==> flow/design.v <==
module regs(
    input wire clk,
    input wire rest,
    input wire[4:0] id2regs_rs1_addr_i,
    input wire[4:0] id2regs_rs2_addr_i,
    output reg[31:0] regs2id_rs1_data_o,
    output reg[31:0] regs2id_rs2_data_o,
    input wire[4:0] ex2regs_rd_addr_i,
    input wire[31:0] ex2regs_rd_data_i,
    input wire ex2regs_wb_en_i,
    input wire mem2regs_wb_en_i,
    input wire[4:0] mem2regs_rd_i,
    input wire[31:0] mem2regs_rd_data_i
);
    reg[31:0] x_regs[0:31];
    integer i;
    always @(*) begin
        if (rest == 1'b0) begin
            regs2id_rs1_data_o = 32'b0;
        end else if (id2regs_rs1_addr_i == ex2regs_rd_addr_i) begin  
            regs2id_rs1_data_o = ex2regs_rd_data_i;
        end else if (id2regs_rs1_addr_i == mem2regs_rd_i) begin
            regs2id_rs1_data_o = mem2regs_rd_data_i;
        end else begin
            regs2id_rs1_data_o = x_regs[id2regs_rs1_addr_i];
        end
    end
    always @(*) begin
        if (rest == 1'b0) begin
            regs2id_rs2_data_o = 32'b0;
        end else if (id2regs_rs2_addr_i == ex2regs_rd_addr_i) begin  
            regs2id_rs2_data_o = ex2regs_rd_data_i;
        end else if (id2regs_rs2_addr_i == mem2regs_rd_i) begin
            regs2id_rs2_data_o = mem2regs_rd_data_i;
        end else begin
            regs2id_rs2_data_o = x_regs[id2regs_rs2_addr_i];
        end
    end
    always @(posedge clk) begin
        if (rest == 1'b0) begin
            for (i = 0;i < 6'd32; i = i + 1) begin
                x_regs[i] <= 32'b0;
            end
        end else begin
            if (ex2regs_wb_en_i == 1'b1) begin
                x_regs[ex2regs_rd_addr_i] <= ex2regs_rd_data_i;
            end
            if (mem2regs_wb_en_i == 1'b1) begin
                x_regs[mem2regs_rd_i] <= mem2regs_rd_data_i;
            end
        end
        x_regs[5'b0] <= 32'b0;
    end
endmodule
== Reports on regs ==
The steps from the RTL of regs to its reports follow in flow order.
Line numbers count from 1 in the design file above.
Operators: Yosys type, input widths -> output width; for muxes data width and select width s.
Not given: n/a

* Top: regs
* Clock port: clk
* Cell library: sky130hd
* Corner: tt_025C_1v80

== Word level ==
Counts by Yosys on the flattened word-level netlist (proc, flatten, opt, wreduce; memories kept). Register bits leave out memories and registers merged into their read ports (data or address); mux counts leave out enables and synchronous resets folded into registers. Print and check cells are left out. Cells with the same type and inputs are merged into one.
Yosys's memory passes give these memory sizes; they may raise the number of words (mostly to a power of two), join words into wider ones and drop unused or constant bits.

* RAM bits: 1024
* Memories: 1
* Flip-flop bits (word level): 0
* Bits of input ports: 88
* Output and inout bits: 64
* Elaborated cells: 32

{| class="wikitable"
|+ Memory list
! memory !! words !! bits a word !! RTL line !! text
|-
| x_regs || 32 || 32 || 15 || <nowiki>reg[31:0] x_regs[0:31];</nowiki>
|}

* Equality and inequality tests: 6
* Bitwise gates (word level): 6
* Muxes and demuxes: 19

{| class="wikitable"
|+ Operators by type and width
! operator !! number
|-
| $mux 32 || 10
|-
| $eq 5x5->1 || 4
|-
| $mux 5 || 4
|-
| $eq 5x5->1 const B || 2
|-
| $mux 1 || 5
|-
| $and 1x1->1 || 2
|-
| $and 1x1->1 const B || 2
|-
| $not 1->1 || 2
|}

== Depth ==
Longest topological path by Yosys (ltp), each cell counted once; first at word level (registers and memories cut), then after technology mapping (sequential cells cut; the memories' decode and read muxes count).

* Word-level depth: 6
* ABC_AREA: 0
* Depth in mapped cells: 10
* Depth with buffers taken out: 5

== Mapped cells and area ==
Yosys stat after the flow's synthesis: flattened, memories mapped to cells. It holds for the ABC_AREA given above (unset counts as 0); a run with the other value may have another netlist.
The area totals of this step are shown rounded.

* Cell count: 4068
* Flip-flops: 1024
* Buffers: 671
* Sequential area: 0.0304 mm²
* Cell area after synthesis: 0.0589 mm²

{| class="wikitable"
|+ Cell types
! cell !! number !! area in all (µm²)
|-
| sky130_fd_sc_hd__edfxtp_1 || 992 || 2.98E+04
|-
| sky130_fd_sc_hd__mux4_2 || 454 || 1.02E+04
|-
| sky130_fd_sc_hd__a22o_1 || 998 || 8.74E+03
|-
| sky130_fd_sc_hd__clkbuf_1 || 415 || 1.56E+03
|-
| sky130_fd_sc_hd__mux2_2 || 74 || 833.299
|-
| sky130_fd_sc_hd__mux2i_1 || 76 || 760.73
|-
| sky130_fd_sc_hd__a22oi_1 || 101 || 758.227
|-
| sky130_fd_sc_hd__buf_2 || 131 || 655.629
|-
| sky130_fd_sc_hd__dfxtp_1 || 32 || 640.614
|-
| sky130_fd_sc_hd__o22ai_1 || 101 || 631.856
|-
| sky130_fd_sc_hd__a32oi_1 || 45 || 394.128
|-
| sky130_fd_sc_hd__nor2_1 || 101 || 379.114
|-
| sky130_fd_sc_hd__buf_1 || 83 || 311.549
|-
| sky130_fd_sc_hd__nand3b_1 || 39 || 292.781
|-
| sky130_fd_sc_hd__buf_4 || 34 || 255.245
|-
| sky130_fd_sc_hd__and4_1 || 29 || 253.994
|-
| sky130_fd_sc_hd__nand2_1 || 64 || 240.23
|-
| sky130_fd_sc_hd__o41ai_1 || 24 || 210.202
|}

Not listed: further types 38, cells in them 275.

== Path before layout ==
OpenSTA on the mapped netlist: ideal clock, no wires. The path of least setup slack (recovery checks aside). Input and output delay are each 20% of the period. Register names are those of the netlist, which keeps one name where synthesis merged equal registers.

* Kind: input to register
* Start: in ex2regs_rd_addr_i[0]
* End: mem x_regs[28][0]
* Launch time at the first pin: 0.870 ns
* Clock period: 4.35 ns
* Delay of the path: 2.837 ns
* Slack: 0.643 ns
* External input delay: 0.870 ns
* Library setup time: 0.436 ns
* Data required time: 3.914 ns
* Path buffers: 1
* Stages on the path: 3
* Arrival: 3.271 ns
* Period reached after synthesis: 3.707 ns

"delay of the path" = arrival - input delay + setup time.
"stages on the path": output pins that drive a net of the path, with the launching flip-flop's if there is one; two outputs of one cell count as two.
"period reached after synthesis" is the clock period less the worst setup slack; recovery checks do not enter. This is arithmetic on one report: input and output delays are still those of the set period (20% each).
The rows between start and end are the longest chain of elaborated cells between them; the timing report does not say that the signal goes this way. Where chains are equally long, one stands for them.
Each line given opens the expression or statement behind the cell; cells for indexed reads and writes are added by Yosys, which also makes memories of some case tables.

* Path through: sky130_fd_sc_hd__buf_2 > sky130_fd_sc_hd__or4_1 > sky130_fd_sc_hd__o221ai_1
* Length of the longest elaborated chain: 6
* Elaborated cells on any way between the ends: 6
* Source lines of those cells: 2
* Those cells by class: 1 x eq/ne; 2 x mux; 3 x logic

{| class="wikitable"
|+ RTL lines, path post-synthesis
! item !! RTL line !! text
|-
| start: declaration || 8 || <nowiki>input wire[4:0] ex2regs_rd_addr_i,</nowiki>
|-
| $mux 5 || 45 || <nowiki>if (ex2regs_wb_en_i == 1'b1) begin</nowiki>
|-
| $mux 5 || 40 || <nowiki>if (rest == 1'b0) begin</nowiki>
|-
| $eq 5x5->1 || n/a ||
|-
| $and 1x1->1 || n/a ||
|-
| $not 1->1 || n/a ||
|-
| $and 1x1->1 || n/a ||
|-
| end: declaration || 15 || <nowiki>reg[31:0] x_regs[0:31];</nowiki>
|}

== Worst path after layout ==
Path of least setup slack in the final report of entry A (OpenROAD, finished layout, wires in). Where an end is a register, its clock arrival counts in the times.

* Kind: register to output
* Start: mem x_regs[27][22]
* End: out regs2id_rs2_data_o[22]
* Stages on the path: 8
* Arrival: 3.03 ns
* Launch time at the first pin: 0.77 ns
* Data required time: 2.26 ns
* Clock period: 2.83 ns
* External output delay: 0.57 ns
* Path buffers: 2
* Slack: -0.76 ns

The rows between start and end are the longest chain of elaborated cells between them; the timing report does not say that the signal goes this way. Where chains are equally long, one stands for them.
A memory read counts as a cell of the chain, while the word-level depth stops at memories.

* Path through: sky130_fd_sc_hd__edfxtp_1 > sky130_fd_sc_hd__mux4_2 > sky130_fd_sc_hd__a22oi_1 > sky130_fd_sc_hd__nand3_1 > sky130_fd_sc_hd__and4_4 > sky130_fd_sc_hd__a221o_1 > sky130_fd_sc_hd__buf_6 > sky130_fd_sc_hd__buf_6
* Length of the longest elaborated chain: 4
* Elaborated cells on any way between the ends: 4
* Source lines of those cells: 4
* Those cells by class: 3 x mux; 1 x memory

{| class="wikitable"
|+ RTL lines, path post-layout
! item !! RTL line !! text
|-
| start: declaration || 15 || <nowiki>reg[31:0] x_regs[0:31];</nowiki>
|-
| $mem_v2 32x32 || 15 ||
|-
| $mux 32 || 33 || <nowiki>end else if (id2regs_rs2_addr_i == mem2regs_rd_i) begin</nowiki>
|-
| $mux 32 || 31 || <nowiki>end else if (id2regs_rs2_addr_i == ex2regs_rd_addr_i) begin</nowiki>
|-
| $mux 32 || 29 || <nowiki>if (rest == 1'b0) begin</nowiki>
|-
| end: declaration || 7 || <nowiki>output reg[31:0] regs2id_rs2_data_o,</nowiki>
|}

Add stored flow runs of regs

Stored flow runs of regs (2 of them; Yosys, OpenROAD, sky130hd). They differ in their settings and are not a sequence. Constraints: input delay and output delay 20% of the set period each, output load 0.01 pF.
"achieved period" = clock period - worst setup slack. The figure is calculated, with input and output delays left at 20% of the set period.
"time used up by the worst setup path" is the time allowed to the run's worst setup path (the clock period less input and output delay, where it has them) less its slack. Clock arrival times count: a late capture clock shortens it, a late launch clock lengthens it.
Results are given in rounded form.

=== Entry A ===
{| class="wikitable"
! Setting !! Value
|-
| period_ns || 2.83
|-
| CORE_UTILIZATION || 43
|-
| SETUP_SLACK_MARGIN || 0.76
|-
| PLACE_DENSITY || 0.44
|-
| CELL_PAD_IN_SITES_GLOBAL_PLACEMENT || 0
|-
| ABC_AREA || 0
|-
| GPL_ROUTABILITY_DRIVEN || 1
|-
| CTS_CLUSTER_SIZE || 84
|-
| CAP_MARGIN || 5
|-
| MIN_ROUTING_LAYER || met1
|-
| MAX_ROUTING_LAYER || met5
|-
| CORE_MARGIN || 2
|-
| SLEW_MARGIN || 20
|-
! Result !! Value
|-
| Post-synthesis cell area || 0.0589 mm²
|-
| Standard-cell area after routing || 0.0803 mm²
|-
| Worst hold slack in the final report || 0.688 ns
|-
| Time used up by the worst setup path || 3.03 ns
|-
| Worst setup path type || register to output
|-
| Die area || 0.14 mm²
|-
| Achieved period || 3.594 ns
|-
| Worst setup slack after layout || -0.764 ns
|}

=== Entry B ===
{| class="wikitable"
! Setting !! Value
|-
| period_ns || 3.57
|-
| SETUP_SLACK_MARGIN || 0.1
|-
| CAP_MARGIN || 20
|-
| CORE_MARGIN || 2
|-
| CORE_UTILIZATION || 40
|-
| SLEW_MARGIN || 20
|-
! Result !! Value
|-
| Die area || 0.15 mm²
|-
| Achieved period || 3.772 ns
|-
| Worst setup slack after layout || -0.202 ns
|-
| Post-synthesis cell area || 0.0589 mm²
|-
| Time used up by the worst setup path || 3.06 ns
|-
| Worst setup path type || register to output
|-
| Worst hold slack in the final report || 0.831 ns
|-
| Standard-cell area after routing || 0.0767 mm²
|}
